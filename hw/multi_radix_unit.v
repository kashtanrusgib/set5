==> flow/design.v <==
module multi_radix_unit (
    input clk,
    input rst_n,
    input [2:0] operation,   
    input [8:0] operand_a,   
    input [8:0] operand_b,
    output reg [17:0] result,   
    output reg overflow,
    output reg ready
);
localparam RADIX3 = 3;
localparam RADIX4 = 4;
localparam RADIX6 = 6;
reg [8:0] twiddle_factors [0:7];   
reg [8:0] crypto_key;
reg [8:0] crypto_state;
reg [35:0] temp_result;
reg [3:0] cycle_count;
reg processing;
always @(posedge clk or negedge rst_n) begin
    if (!rst_n) begin
        result <= 0;
        overflow <= 0;
        ready <= 1;
        cycle_count <= 0;
        processing <= 0;
        twiddle_factors[0] <= 9'h100;   
        twiddle_factors[1] <= 9'h0AA;   
        twiddle_factors[2] <= 9'h000;   
        twiddle_factors[3] <= 9'h156;   
        twiddle_factors[4] <= 9'h1FF;   
        twiddle_factors[5] <= 9'h1AA;   
        twiddle_factors[6] <= 9'h100;   
        twiddle_factors[7] <= 9'h0AA;   
    end else begin
        case (operation)
            3'b000: begin   
                case (cycle_count)
                    0: begin
                        temp_result <= operand_a + operand_b;
                        overflow <= (operand_a[8] & operand_b[8] & ~temp_result[8]) |
                                   (~operand_a[8] & ~operand_b[8] & temp_result[8]);
                        ready <= 0;
                        cycle_count <= 1;
                    end
                    1: begin
                        temp_result <= multiply_radix3(operand_a, operand_b);
                        cycle_count <= 2;
                    end
                    2: begin
                        result <= temp_result;
                        ready <= 1;
                        cycle_count <= 0;
                    end
                endcase
            end
            3'b001: begin   
                temp_result <= convert_radix4(operand_a) + convert_radix4(operand_b);
                result <= temp_result;
                overflow <= (temp_result > 18'h1FFFF) | (temp_result < 18'h20000);
                ready <= 1;
            end
            3'b010: begin   
                temp_result <= convert_radix6(operand_a) * convert_radix6(operand_b);
                result <= temp_result[17:0];
                overflow <= |temp_result[35:18];
                ready <= 1;
            end
            3'b011: begin   
                if (!processing) begin
                    processing <= 1;
                    cycle_count <= 0;
                    ready <= 0;
                end else begin
                    case (cycle_count)
                        0: temp_result <= fft_butterfly(operand_a, operand_b, twiddle_factors[0]);
                        1: temp_result <= fft_butterfly(operand_a, operand_b, twiddle_factors[1]);
                        2: temp_result <= fft_butterfly(operand_a, operand_b, twiddle_factors[2]);
                        3: temp_result <= fft_butterfly(operand_a, operand_b, twiddle_factors[3]);
                        4: temp_result <= fft_butterfly(operand_a, operand_b, twiddle_factors[4]);
                        5: temp_result <= fft_butterfly(operand_a, operand_b, twiddle_factors[5]);
                        6: temp_result <= fft_butterfly(operand_a, operand_b, twiddle_factors[6]);
                        7: begin
                            temp_result <= fft_butterfly(operand_a, operand_b, twiddle_factors[7]);
                            processing <= 0;
                            ready <= 1;
                        end
                    endcase
                    result <= temp_result;
                    cycle_count <= cycle_count + 1;
                end
            end
            3'b100: begin   
                crypto_state <= crypto_primitive(operand_a, operand_b, crypto_key);
                result <= {9'b0, crypto_state};
                ready <= 1;
            end
            default: begin
                result <= 0;
                overflow <= 0;
                ready <= 1;
            end
        endcase
    end
end
function [17:0] multiply_radix3;
    input [8:0] a, b;
    reg [17:0] product;
    integer i;
    begin
        product = 0;
        for (i = 0; i < 9; i = i + 1) begin
            if (b[i]) begin
                case (b[i])
                    1'b1: product = product + (a << i);
                    1'b0: ;  
                    default: product = product - (a << i);  
                endcase
            end
        end
        multiply_radix3 = product;
    end
endfunction
function [17:0] convert_radix4;
    input [8:0] ternary;
    reg [17:0] decimal;
    integer i;
    begin
        decimal = 0;
        for (i = 0; i < 9; i = i + 1) begin
            case (ternary[i])
                2'b00: decimal = decimal + 0 * (4 ** i);
                2'b01: decimal = decimal + 1 * (4 ** i);
                2'b10: decimal = decimal + 2 * (4 ** i);
                2'b11: decimal = decimal + 3 * (4 ** i);
            endcase
        end
        convert_radix4 = decimal;
    end
endfunction
function [35:0] convert_radix6;
    input [8:0] ternary;
    reg [35:0] decimal;
    integer i;
    begin
        decimal = 0;
        for (i = 0; i < 9; i = i + 1) begin
            decimal = decimal + ternary[i] * (6 ** i);
        end
        convert_radix6 = decimal;
    end
endfunction
function [17:0] fft_butterfly;
    input [8:0] x0, x1, twiddle;
    reg [17:0] y0, y1;
    begin
        y0 = x0 + x1;
        y1 = (x0 - x1) * twiddle;
        fft_butterfly = {y1[8:0], y0[8:0]};   
    end
endfunction
function [8:0] crypto_primitive;
    input [8:0] left, right, key;
    reg [8:0] new_right, f_output;
    begin
        f_output = ((left * key) + right) % 19683;   
        new_right = left ^ f_output;   
        crypto_primitive = new_right;
    end
endfunction
endmodule
== Reports on multi_radix_unit ==
What the tools print for multi_radix_unit, step after step.
Lines are those of the file above, counted from 1.
Cell names lack the library's common part.
A cell with n/a has no value.
Design
  top module: multi_radix_unit
  clock: clk
  standard-cell library: sky130hd
  corner: tt_025C_1v80

== Word-level counts ==
Source: Yosys, flattened and elaborated. Widths are those after wreduce. Registers that Yosys merges into a memory's read port (data or address) are not register bits. Print and check cells do not count.
Storage and ports
  elaborated cells: 218
  register bits after elaboration: 70
  output and inout port bits: 20
Operators by class
  $add $sub $neg: 46
  reductions and logical operators: 15
  equal/unequal tests: 19
  bitwise gates (word level): 27
  order comparisons: 2
  multiply operators: 22
  div/mod/pow operators: 1
  mux-type cells: 79
Operator list (count)
  multiplier 23 x 23 -> 36 bit: 1
  2-to-1 mux 18 bit: 44
  case mux 18 bit (select 2 bit): 18
  remainder unit 32 x 15 -> 32 bit with constant B: 1
  multiplier 18 x 8 -> 8 bit with constant B: 2
  case mux 36 bit (select 6 bit): 1
  multiplier 18 x 9 -> 9 bit with constant B: 1
  multiplier 9 x 9 -> 18 bit: 1
  case mux 36 bit (select 4 bit): 1
  multiplier 18 x 7 -> 8 bit with constant B: 1
  case mux 36 bit (select 2 bit): 1
  case mux 18 bit (select 4 bit): 1
  adder 21 x 22 -> 23 bit: 2
  adder 18 x 20 -> 21 bit: 2
  adder 15 x 17 -> 18 bit: 2
  adder 18 x 11 -> 18 bit with constant B: 2
  adder 18 x 13 -> 18 bit with constant B: 2
  adder 18 x 15 -> 18 bit with constant B: 2
  adder 18 x 17 -> 18 bit with constant B: 2
  adder 18 x 3 -> 18 bit with constant B: 2
  adder 18 x 5 -> 18 bit with constant B: 2
  adder 18 x 7 -> 18 bit with constant B: 2
  adder 18 x 9 -> 18 bit with constant B: 2
  > comparator 36 x 17 -> 1 bit with constant B: 1
  < comparator 36 x 18 -> 1 bit with constant B: 1
  2-to-1 mux 36 bit: 1
  adder 13 x 14 -> 15 bit: 2
  multiplier 1 x 13 -> 14 bit with constant B: 2
Not listed: further kinds 54, cells in them 109.

== Longest topological paths ==
Longest topological path by Yosys (ltp), each cell counted once; first at word level (registers and memories cut), then after technology mapping (sequential cells cut; the memories' decode and read muxes count).
Logic depth
  depth after elaboration: 35
  ABC_AREA: 0
  gate-level depth with buffers: 60
  depth with buffers taken out: 59

== Synthesis result ==
Source: synth_stat.txt of the flow (Yosys; design flattened, memories mapped). It holds for the ABC_AREA given above (unset counts as 0); a run with the other value may have another netlist.
Mapped netlist
  sequential area: 1978.1 sq um
  synthesis area: 25826.0 sq um
  cell count: 3054
  buffers: 119
  mapped flip-flops: 70
Cell types
  fa_1: count 414, total area 8.29E+03 sq um
  ha_1: count 334, total area 4.18E+03 sq um
  inv_1: count 618, total area 2.32E+03 sq um
  nand2_1: count 416, total area 1.56E+03 sq um
  edfxtp_1: count 45, total area 1.35E+03 sq um
  xnor2_1: count 117, total area 1.02E+03 sq um
  a21oi_1: count 134, total area 670.643 sq um
  dfrtp_1: count 24, total area 600.576 sq um
  nor2_1: count 152, total area 570.547 sq um
  and2_1: count 84, total area 525.504 sq um
  o21ai_0: count 103, total area 515.494 sq um
  clkbuf_1: count 111, total area 416.65 sq um
  xor2_1: count 38, total area 332.819 sq um
  a21o_1: count 44, total area 330.317 sq um
  nor2b_1: count 52, total area 325.312 sq um
  o21a_1: count 26, total area 195.187 sq um
  a221oi_1: count 19, total area 166.41 sq um
  o21bai_1: count 20, total area 150.144 sq um
Not listed: further types 64, cells in them 303.

== Path before layout ==
Path of least setup slack by OpenSTA after synthesis, without wires, with an ideal clock, recovery checks aside; 20% of the period is set as input and as output delay. Where synthesis merged equal registers, the netlist keeps one of their names.
Timing post-synthesis
  path type: input to register
  from: input port operand_b[0]
  to: register temp_result[16]
  driving pins on the path: 51
  period: 13.4 ns
  input delay: 2.680 ns
  path slack: 1.443 ns
  required time: 13.129 ns
  path delay: 9.276 ns
  launch time at the first pin: 2.680 ns
  arrival: 11.685 ns
  synthesis period reached: 11.957 ns
"path delay" = arrival - input delay + setup time.
"driving pins on the path": output pins that drive a net of the path, with the launching flip-flop's if there is one; two outputs of one cell count as two.
"synthesis period reached" is the clock period less the worst setup slack; recovery checks do not enter. This is arithmetic on one report: input and output delays are still those of the set period (20% each).
Between the ends stands the longest chain of elaborated cells between them, by number of cells; it is not shown to be the way that was timed. Of several equally long chains one is given.
Each line given opens the expression or statement behind the cell; cells for indexed reads and writes are added by Yosys, which also makes memories of some case tables.
A register here has more assigning lines than the two given.
Between the ends, post-synthesis
  cell sequence: buf_2 and2_1 ha_1 ha_1 xnor2_1 a221o_1 o21ai_0 ha_1 a21o_1 a21oi_1 xnor2_1 mux2_2 ha_1 nor2b_1 o21ai_0 a21boi_0 o21ai_0 nand2_1 (+15 left out) nor3_1 a311o_1 a31oi_1 inv_1 ha_1 inv_1 o21bai_1 xor2_1 nand2_1 o21ai_0 ha_1 inv_1 o21bai_1 a21oi_1 xnor2_1 mux2_2 a222oi_1 o21ai_0
  cells in the longest elaborated chain: 35
Ends and longest elaborated chain, post-synthesis
  start, declared: line 6  | input [8:0] operand_b,
  2-to-1 mux 9 bit: line 113  | if (b[i]) begin
  2-to-1 mux 18 bit: line 38  | case (cycle_count)
  2-to-1 mux 18 bit: line 36  | case (operation)
  adder 18 x 10 -> 18 bit: line 115
  2-to-1 mux 18 bit: line 113
  2-to-1 mux 18 bit: line 38
  2-to-1 mux 18 bit: line 36
  (+21 left out)
  2-to-1 mux 18 bit: line 113
  2-to-1 mux 18 bit: line 38
  2-to-1 mux 18 bit: line 36
  adder 18 x 17 -> 18 bit: line 115
  2-to-1 mux 18 bit: line 113
  case mux 36 bit (select 2 bit): line 38
  case mux 36 bit (select 4 bit): line 36
  end, assigned: line 40  | temp_result <= operand_a + operand_b;
  end, assigned: line 47  | temp_result <= multiply_radix3(operand_a, operand_b);
  end, declared: line 17  | reg [35:0] temp_result;

== Path in the finished layout ==
Path of least setup slack in the final report of run 1 (OpenROAD, finished layout, wires in). Where an end is a register, its clock arrival counts in the times.
Timing post-layout
  path type: input to register
  from: input port operand_a[2]
  to: register temp_result[16]
  input delay: 3.70 ns
  launch time at the first pin: 3.70 ns
  path slack: 2.13 ns
  driving pins on the path: 55
  period: 18.5 ns
  arrival: 16.45 ns
  required time: 18.57 ns
Between the ends stands the longest chain of elaborated cells between them, by number of cells; it is not shown to be the way that was timed. Of several equally long chains one is given.
A register here has more assigning lines than the two given.
Between the ends, post-layout
  cell sequence: clkdlybuf4s50_1 buf_2 nand2_1 xnor2_1 ha_1 xnor2_1 a221o_1 o21ai_0 inv_1 fa_1 xnor2_1 a21oi_1 inv_1 ha_1 a21o_1 a21oi_1 xnor2_1 nand2_1 (+19 left out) nor3_1 a311o_1 a31oi_1 inv_1 ha_1 inv_1 o21bai_1 xor2_1 nand2_1 o21ai_0 ha_1 inv_1 o21bai_1 a21oi_1 xnor2_1 mux2_2 a222oi_1 o21ai_0
  cells in the longest elaborated chain: 35
Ends and longest elaborated chain, post-layout
  start, declared: line 5  | input [8:0] operand_a,
  2-to-1 mux 9 bit: line 113  | if (b[i]) begin
  2-to-1 mux 18 bit: line 38  | case (cycle_count)
  2-to-1 mux 18 bit: line 36  | case (operation)
  adder 18 x 10 -> 18 bit: line 115
  2-to-1 mux 18 bit: line 113
  2-to-1 mux 18 bit: line 38
  2-to-1 mux 18 bit: line 36
  (+21 left out)
  2-to-1 mux 18 bit: line 113
  2-to-1 mux 18 bit: line 38
  2-to-1 mux 18 bit: line 36
  adder 18 x 17 -> 18 bit: line 115
  2-to-1 mux 18 bit: line 113
  case mux 36 bit (select 2 bit): line 38
  case mux 36 bit (select 4 bit): line 36
  end, assigned: line 40  | temp_result <= operand_a + operand_b;
  end, assigned: line 47  | temp_result <= multiply_radix3(operand_a, operand_b);
  end, declared: line 17  | reg [35:0] temp_result;

Add stored flow runs of multi_radix_unit

multi_radix_unit through Yosys and OpenROAD on sky130hd: 2 stored runs, unordered, with their settings and measured results. The constraints put input and output delay at 20% of the set period each and load the outputs with 0.01 pF.
"achieved clock period (ns)" is the run's clock period less its worst setup slack. It is reckoned from that one timing run; input and output delays stay at 20% of the period that was set.
"worst setup path time (ns)": the worst setup path's part of the clock period (all of it between registers, 20% less for each end at a port) less its slack. A launch clock that arrives late makes it longer, a capture clock that arrives late makes it shorter.

Flow files of run 1
==> flow/run.sh <==
#!/bin/bash
# the make line also repeats the synthesis and layout settings of config.mk as NAME=value (left out here)
make -C /OpenROAD-flow-scripts/flow DESIGN_CONFIG=/design/flow/config.mk WORK_HOME=/design/flow/orfs CLKGATE_MAP_FILE= finish
==> flow/config.mk <==
export PLATFORM = sky130hd
export DESIGN_NAME = multi_radix_unit
export DESIGN_NICKNAME = multi_radix_unit
export VERILOG_FILES = /design/flow/design.v
export SDC_FILE = /design/flow/constraint.sdc
export NUM_CORES = 4
export LEC_CHECK = 0
export CAP_MARGIN = 25
export CORE_ASPECT_RATIO = 1.66
export CORE_MARGIN = 10
export CORE_UTILIZATION = 62
export CTS_CLUSTER_DIAMETER = 219
export GPL_TIMING_DRIVEN = 0
export PLACE_DENSITY_LB_ADDON = 0.22
export SLEW_MARGIN = 20
export TNS_END_PERCENT = 10
==> flow/constraint.sdc <==
create_clock -name core_clock -period 18.5 [get_ports {clk}]
set_input_delay 3.7000 -clock core_clock [delete_from_list [all_inputs] [get_ports {clk}]]
set_output_delay 3.7000 -clock core_clock [all_outputs]
set_load 0.01 [all_outputs]

report of run 1
yosys chip area after synthesis (um^2): 25826.0
finish__design__die__area: 50482.0
finish__design__instance__area__stdcell: 27302.4
finish__design__instance__utilization: 0.6608
finish__timing__setup__ws: 2.125
finish__timing__setup__tns: 0.000
finish__timing__hold__ws: 0.485
achieved clock period (ns): 16.375
worst setup path time (ns): 12.67
worst setup path kind: input to register

Flow files of run 2
==> flow/run.sh <==
#!/bin/bash
# the make line also repeats the synthesis and layout settings of config.mk as NAME=value (left out here)
make -C /OpenROAD-flow-scripts/flow DESIGN_CONFIG=/design/flow/config.mk WORK_HOME=/design/flow/orfs CLKGATE_MAP_FILE= finish
==> flow/config.mk <==
export PLATFORM = sky130hd
export DESIGN_NAME = multi_radix_unit
export DESIGN_NICKNAME = multi_radix_unit
export VERILOG_FILES = /design/flow/design.v
export SDC_FILE = /design/flow/constraint.sdc
export NUM_CORES = 4
export LEC_CHECK = 0
export CAP_MARGIN = 25
export CELL_PAD_IN_SITES_GLOBAL_PLACEMENT = 0
export CORE_MARGIN = 2
export CORE_UTILIZATION = 21
export CTS_CLUSTER_DIAMETER = 27
export MIN_ROUTING_LAYER = met1
export PLACE_DENSITY = 0.78
export SLEW_MARGIN = 20
export TNS_END_PERCENT = 35
==> flow/constraint.sdc <==
create_clock -name core_clock -period 11.0 [get_ports {clk}]
set_input_delay 2.2000 -clock core_clock [delete_from_list [all_inputs] [get_ports {clk}]]
set_output_delay 2.2000 -clock core_clock [all_outputs]
set_load 0.01 [all_outputs]

report of run 2
yosys chip area after synthesis (um^2): 25826.0
finish__design__die__area: 125801.0
finish__design__instance__area__stdcell: 34146.5
finish__design__instance__utilization: 0.2802
finish__timing__setup__ws: -0.022
finish__timing__setup__tns: -0.022
finish__timing__hold__ws: 0.482
achieved clock period (ns): 11.022
worst setup path time (ns): 8.82
worst setup path kind: input to register
