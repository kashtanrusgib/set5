==> flow/design.v <==
module samsung_tseq_mac (
    input  wire [1:0] a,      
    input  wire [1:0] b,      
    output wire [1:0] prod    
);
    wire a_neg = a[1] & ~a[0];   
    wire a_pos = ~a[1] & a[0];   
    wire b_neg = b[1] & ~b[0];   
    wire b_pos = ~b[1] & b[0];   
    wire prod_pos = (a_neg & b_neg) | (a_pos & b_pos);
    wire prod_neg = (a_neg & b_pos) | (a_pos & b_neg);
    assign prod = {prod_neg, prod_pos};   
endmodule
module samsung_tseq_abs (
    input  wire [1:0] t,      
    output wire [1:0] abs_t   
);
    wire is_nonzero = t[0] | t[1];
    assign abs_t = {1'b0, is_nonzero};
endmodule
module samsung_tseq_single_correlator #(
    parameter N = 8        
) (
    input  wire              clk,
    input  wire              rst_n,
    input  wire              start,
    input  wire [2*N-1:0]    rx_seq,     
    input  wire [2*N-1:0]    ref_seq,    
    output reg  signed [15:0] corr_out,  
    output reg               done
);
    integer i;
    reg signed [15:0] accumulator;
    wire [1:0] products [0:N-1];
    genvar gi;
    generate
        for (gi = 0; gi < N; gi = gi + 1) begin : mac_gen
            samsung_tseq_mac mac_inst (
                .a(rx_seq[2*gi+1 : 2*gi]),
                .b(ref_seq[2*gi+1 : 2*gi]),
                .prod(products[gi])
            );
        end
    endgenerate
    always @(posedge clk or negedge rst_n) begin
        if (!rst_n) begin
            corr_out <= 16'sd0;
            done <= 1'b0;
        end else if (start) begin
            accumulator = 16'sd0;
            for (i = 0; i < N; i = i + 1) begin
                case (products[i])
                    2'b01:   accumulator = accumulator + 16'sd1;
                    2'b10:   accumulator = accumulator - 16'sd1;
                    default: accumulator = accumulator;
                endcase
            end
            corr_out <= accumulator;
            done <= 1'b1;
        end else begin
            done <= 1'b0;
        end
    end
endmodule
module samsung_tseq_shift_gen #(
    parameter N = 8
) (
    input  wire [2*N-1:0]    base_seq,  
    input  wire [$clog2(N)-1:0] shift,  
    output wire [2*N-1:0]    shifted    
);
    wire [4*N-1:0] doubled = {base_seq, base_seq};
    wire [$clog2(N)+1-1:0] bit_shift = {shift, 1'b0};   
    assign shifted = doubled[bit_shift +: 2*N];
endmodule
module samsung_tseq_argmax #(
    parameter N = 8
) (
    input  wire              clk,
    input  wire              rst_n,
    input  wire              start,
    input  wire signed [16*N-1:0] corr_values,  
    output reg  [$clog2(N)-1:0]   best_shift,
    output reg  signed [15:0]     max_corr,
    output reg                    done
);
    integer i;
    reg signed [15:0] current_max;
    reg [$clog2(N)-1:0] current_idx;
    always @(posedge clk or negedge rst_n) begin
        if (!rst_n) begin
            best_shift <= 0;
            max_corr   <= 16'sd0;
            done       <= 1'b0;
        end else if (start) begin
            current_max = corr_values[15:0];
            current_idx = 0;
            for (i = 1; i < N; i = i + 1) begin
                if ($signed(corr_values[16*i +: 16]) > current_max) begin
                    current_max = corr_values[16*i +: 16];
                    current_idx = i[$clog2(N)-1:0];
                end
            end
            best_shift <= current_idx;
            max_corr   <= current_max;
            done       <= 1'b1;
        end else begin
            done <= 1'b0;
        end
    end
endmodule
module samsung_tseq_demodulator #(
    parameter N = 8
) (
    input  wire              clk,
    input  wire              rst_n,
    input  wire              start,
    input  wire              coherent,      
    input  wire [2*N-1:0]    base_seq,      
    input  wire [2*N-1:0]    rx_seq,        
    output wire [$clog2(N)-1:0] symbol_out,  
    output wire signed [15:0]   max_corr,    
    output wire                 done
);
    wire [2*N-1:0] abs_base;           
    wire [2*N-1:0] ref_in;             
    genvar ai;
    generate
        for (ai = 0; ai < N; ai = ai + 1) begin : abs_gen
            samsung_tseq_abs abs_inst (
                .t(base_seq[2*ai+1 : 2*ai]),
                .abs_t(abs_base[2*ai+1 : 2*ai])
            );
        end
    endgenerate
    assign ref_in = coherent ? base_seq : abs_base;
    wire [2*N-1:0] abs_rx;
    generate
        for (ai = 0; ai < N; ai = ai + 1) begin : abs_rx_gen
            samsung_tseq_abs abs_rx_inst (
                .t(rx_seq[2*ai+1 : 2*ai]),
                .abs_t(abs_rx[2*ai+1 : 2*ai])
            );
        end
    endgenerate
    wire [2*N-1:0] effective_rx = coherent ? rx_seq : abs_rx;
    wire signed [15:0] corr_bank [0:N-1];
    wire [N-1:0] corr_done;
    genvar gi;
    generate
        for (gi = 0; gi < N; gi = gi + 1) begin : corr_gen
            wire [2*N-1:0] shifted_ref;
            samsung_tseq_shift_gen #(.N(N)) shift_inst (
                .base_seq(ref_in),
                .shift(gi[$clog2(N)-1:0]),
                .shifted(shifted_ref)
            );
            samsung_tseq_single_correlator #(.N(N)) corr_inst (
                .clk(clk),
                .rst_n(rst_n),
                .start(start),
                .rx_seq(effective_rx),
                .ref_seq(shifted_ref),
                .corr_out(corr_bank[gi]),
                .done(corr_done[gi])
            );
        end
    endgenerate
    wire signed [16*N-1:0] packed_corr;
    generate
        for (gi = 0; gi < N; gi = gi + 1) begin : pack_gen
            assign packed_corr[16*gi +: 16] = corr_bank[gi];
        end
    endgenerate
    wire all_done = &corr_done;
    samsung_tseq_argmax #(.N(N)) argmax_inst (
        .clk(clk),
        .rst_n(rst_n),
        .start(all_done),
        .corr_values(packed_corr),
        .best_shift(symbol_out),
        .max_corr(max_corr),
        .done(done)
    );
endmodule
---- Step by step through the tools: samsung_tseq_demodulator ----
What the tools print for samsung_tseq_demodulator, step after step.
Line numbers count from 1 in the design file above.
Operators carry their Yosys type and port widths (W data, S select, Z words).
Library cell names are shortened.
A cell with - has no value.
set-up
  design top .............................. samsung_tseq_demodulator
  clock input ............................. clk
  cell library ............................ sky130hd
  library corner .......................... tt_025C_1v80

---- Word-level counts ----
Counts by Yosys on the flattened word-level netlist (proc, flatten, opt, wreduce). Print and check cells are left out. Cells with the same type and inputs are merged into one.
cells by class
  $add $sub $neg .......................... 112
  multiply operators ...................... 0
  div/mod/pow operators ................... 0
  magnitude comparators ................... 7
  eq/ne operators ......................... 128
  shift operators ......................... 0
  mux-type cells .......................... 144
  bitwise gates (word level) .............. 464
  reductions and logical operators ........ 0
operator list
  kind                     number
  $pmux W16 S2             64
  $mux W16                 71
  $add A16 B2 Y16 const B  56
  $sub A16 B2 Y16 const B  56
  $and A1 B1 Y1            288
  $or A1 B1 Y1             144
  $eq A2 B1 Y1 const B     64
  $eq A2 B2 Y1 const B     64
  $gt A16 B16 Y1           7
  $not A1 Y1               32
  $mux W3                  4
  $mux W2                  2
  $mux W1                  3
storage and ports
  register bits ........................... 149
  bits in latches ......................... 0
  RAM bits ................................ 0
  bits in read-only memories .............. 0
  clocked read ports x word width ......... 0
  memories ................................ 0
  input port bits ......................... 36
  output and inout bits ................... 20
  cells after elaboration ................. 867

---- Longest topological paths ----
Depth = most cells in a row (Yosys ltp): at word level without a register or memory, in the mapped netlist without a sequential cell, where the memories' decode and read muxes count.
logic depth
  word-level depth ........................ 29
  ABC_AREA ................................ 0
  depth in mapped cells ................... 98
  mapped depth without buffers ............ 88

---- Netlist ----
The flow's flattened synthesis, as Yosys stat reports it; memories are mapped. The netlist is that of the ABC_AREA named above (0 if unset); the other value can give another one.
The area totals of this step are shown rounded.
cell types
  type      number  total area (um2)
  ha_1      758     9.48E+03
  dfrtp_1   149     3.73E+03
  a21o_1    389     2.92E+03
  xnor2_1   321     2.81E+03
  a21oi_1   531     2.66E+03
  o21ai_0   490     2.45E+03
  o21a_1    298     2.24E+03
  nor2_1    532     2E+03
  nand2_1   472     1.77E+03
  fa_1      87      1741.67
  inv_1     389     1460.15
  xor2_1    129     1.13E+03
  o31ai_1   139     1.04E+03
  nand2b_1  156     975.936
  mux2_2    86      968.429
  clkbuf_1  248     930.893
  nor3_1    173     865.83
  nor2b_1   138     863.328
Not listed: further types 58, cells in them 776.
mapped netlist
  mapped cells ............................ 6261
  synthesis area .......................... 0.04597 mm2
  area of sequential cells ................ 0.003729 mm2
  mapped flip-flops ....................... 149
  buffers ................................. 287
The figures by module come from a second, unflattened synthesis with its own total; it is not the netlist above.
unflattened totals
  cells (unflattened synthesis) ........... 7663
  area total of the unflattened synthesis .. 0.06032 mm2
Rows give one instance, submodules left out.
by module
  module                                instances  cells  area (mm2)  sequential area (mm2)
  samsung_tseq_single_correlator (N=8)  8          752    0.005534    0.0004254
  samsung_tseq_argmax (N=8)             1          726    0.005577    0.0005005
  samsung_tseq_shift_gen (N=8)          8          38     0.0006469   0
  samsung_tseq_mac                      64         8      0.0000676   0
  samsung_tseq_demodulator              1          41     0.000568    0
  samsung_tseq_abs                      16         4      0.000025    0

---- Path before layout ----
Source: OpenSTA report_checks on the synthesized netlist (no wires, ideal clock, input and output delay 20% of the period each), path of least setup slack; recovery checks are left aside. Register names are those of the netlist, which keeps one name where synthesis merged equal registers.
path after synthesis
  path type ............................... register to register
  start point ............................. reg corr_gen[0].corr_inst.corr_out[15]
  end point ............................... reg argmax_inst.max_corr[11]
  clock period ............................ 16.2 ns
  library setup time ...................... 0.149 ns
  launch time at the first pin ............ 0.000 ns
  arrival time ............................ 16.909 ns
  required time ........................... 16.051 ns
  slack ................................... -0.858 ns
  delay of the path ....................... 17.058 ns
  stages .................................. 87
  buffers on the path ..................... 11
  synthesis period reached ................ 17.058 ns
"delay of the path" = arrival - input delay + setup time.
"stages": output pins that drive a net of the path, with the launching flip-flop's if there is one; two outputs of one cell count as two.
"synthesis period reached" is the clock period less the worst setup slack; recovery checks do not enter. This is arithmetic on one report: input and output delays are still those of the set period (20% each).
The rows between start and end are the longest chain of elaborated cells between them; the timing report does not say that the signal goes this way. Where chains are equally long, one stands for them.
A line is the first line of the expression or statement that the cell stems from. Yosys adds cells for indexed reads and writes and turns some case tables into memories.
between the ends, after synthesis
  cells stage by stage .................... dfrtp_1 inv_1 ha_1 nand4_1 nor4_1 o21ai_1 a21oi_1 or2_2 clkbuf_1 clkbuf_1 mux2i_1 ha_1 nand4_1 nor4_1 nand2_1 or3_1 nor4b_1 a221oi_2 [... 51 more ...] o211ai_4 buf_6 mux2i_1 ha_1 nor2b_1 o21a_1 o21ai_0 nand2b_1 a21oi_1 nor2b_1 o21ai_0 nand2b_1 a21oi_1 o31ai_1 mux2i_1 o21ai_1 clkbuf_1 o221ai_1
  cells in the longest elaborated chain ... 20
  elaborated cells on any way between the ends .. 20
  RTL lines with such cells ............... 2
  those cells by class .................... compare (7); mux (13)
ends and longest elaborated chain, after synthesis
  item              line  source
  start, declared   29    output reg  signed [15:0] corr_out,
  start, assigned   47    corr_out <= 16'sd0;
  start, assigned   58    corr_out <= accumulator;
  $gt A16 B16 Y1    99    if ($signed(corr_values[16*i +: 16]) > current_max) begin
  $mux W16          99
  $mux W16          95    end else if (start) begin
  $gt A16 B16 Y1    99
  $mux W16          99
  $mux W16          95
  $gt A16 B16 Y1    99
  [... 6 more ...]  -
  $mux W16          99
  $mux W16          95
  $gt A16 B16 Y1    99
  $mux W16          99
  $mux W16          95
  $gt A16 B16 Y1    99
  $mux W16          99
  end, assigned     93    max_corr   <= 16'sd0;
  end, assigned     105   max_corr   <= current_max;
  end, declared     84    output reg  signed [15:0]     max_corr,

---- Path in the finished layout ----
From the final timing report of record 1: the path of least setup slack in the routed layout; clock arrival at registers is part of the times.
path after layout
  path type ............................... register to register
  start point ............................. reg corr_gen[0].corr_inst.corr_out[15]
  end point ............................... reg argmax_inst.max_corr[0]
  clock period ............................ 18.7 ns
  library setup time ...................... 0.11 ns
  launch time at the first pin ............ 0.45 ns
  arrival time ............................ 18.24 ns
  required time ........................... 19.03 ns
  slack ................................... 0.80 ns
  stages .................................. 87
  buffers on the path ..................... 2
The rows between start and end are the longest chain of elaborated cells between them; the timing report does not say that the signal goes this way. Where chains are equally long, one stands for them.
between the ends, after layout
  cells stage by stage .................... dfrtp_1 inv_1 ha_1 nand4_1 nor4_2 o21ai_1 a21oi_2 or2_4 mux2i_1 ha_1 nand4_1 nor4_4 nand2_1 or3_1 nor4b_2 a221oi_4 buf_6 mux2i_1 [... 51 more ...] o211ai_4 mux2i_1 ha_1 nor2b_1 o21a_1 o21ai_0 nand2b_1 a21oi_1 nor2b_1 o21ai_0 nand2b_1 a21oi_1 o31ai_1 mux2i_2 buf_4 nor2_4 nor2_1 a221o_1
  cells in the longest elaborated chain ... 20
  elaborated cells on any way between the ends .. 20
  RTL lines with such cells ............... 2
  those cells by class .................... compare (7); mux (13)
ends and longest elaborated chain, after layout
  item              line  source
  start, declared   29    output reg  signed [15:0] corr_out,
  start, assigned   47    corr_out <= 16'sd0;
  start, assigned   58    corr_out <= accumulator;
  $gt A16 B16 Y1    99    if ($signed(corr_values[16*i +: 16]) > current_max) begin
  $mux W16          99
  $mux W16          95    end else if (start) begin
  $gt A16 B16 Y1    99
  $mux W16          99
  $mux W16          95
  $gt A16 B16 Y1    99
  [... 6 more ...]  -
  $mux W16          99
  $mux W16          95
  $gt A16 B16 Y1    99
  $mux W16          99
  $mux W16          95
  $gt A16 B16 Y1    99
  $mux W16          99
  end, assigned     93    max_corr   <= 16'sd0;
  end, assigned     105   max_corr   <= current_max;
  end, declared     84    output reg  signed [15:0]     max_corr,

==> runs of samsung_tseq_demodulator <==
Stored flow runs of samsung_tseq_demodulator (2 of them; Yosys, OpenROAD, sky130hd). They differ in their settings and are not a sequence. Constraints: input delay and output delay 20% of the set period each, output load 0.01 pF.
"achieved period" is the run's clock period less its worst setup slack. It is reckoned from that one timing run; input and output delays stay at 20% of the period that was set.
"critical path time" is the time allowed to the run's worst setup path (the clock period less input and output delay, where it has them) less its slack. Clock arrival times count: a late capture clock shortens it, a late launch clock lengthens it.
By "total power of the final layout" is meant OpenSTA's value without simulated activity: inputs other than the clock are taken to toggle once in ten clock periods, and the tool carries that through the logic.
The measured numbers are rounded.

---- record 1 ----
settings
  period_ns = 18.7
  CORE_UTILIZATION = 58
  PLACE_DENSITY = 0.66
  CELL_PAD_IN_SITES_DETAIL_PLACEMENT = 1
  TNS_END_PERCENT = 15
  SLEW_MARGIN = 40
  MAX_ROUTING_LAYER = met5
  CAP_MARGIN = 20
  CORE_MARGIN = 2
results
  critical path time ...................... 17.90 ns
  class of the worst setup path ........... register to register
  area of the die ......................... 0.08153 mm2
  post-layout utilization ................. 60.9 %
  worst hold slack ........................ 0.534 ns
  achieved period ......................... 17.902 ns
  total power of the final layout ......... 6707 uW
  Yosys chip area after synthesis ......... 0.04597 mm2
  worst slack on setup checks ............. 0.798 ns
  sum of negative setup slack ............. 0.000 ns

---- record 2 ----
settings
  period_ns = 13.3
  CORE_UTILIZATION = 15
  SETUP_SLACK_MARGIN = -0.66
  PLACE_DENSITY_LB_ADDON = 0.03
  HOLD_SLACK_MARGIN = 0.03
  GPL_ROUTABILITY_DRIVEN = 1
  CAP_MARGIN = 35
  SLEW_MARGIN = 20
  MIN_ROUTING_LAYER = met1
  CORE_MARGIN = 2
results
  critical path time ...................... 15.41 ns
  class of the worst setup path ........... register to register
  area of the die ......................... 0.3109 mm2
  post-layout utilization ................. 21.9 %
  worst hold slack ........................ 0.532 ns
  achieved period ......................... 15.405 ns
  total power of the final layout ......... 13220 uW
  Yosys chip area after synthesis ......... 0.04597 mm2
  worst slack on setup checks ............. -2.105 ns
  sum of negative setup slack ............. -39.50 ns
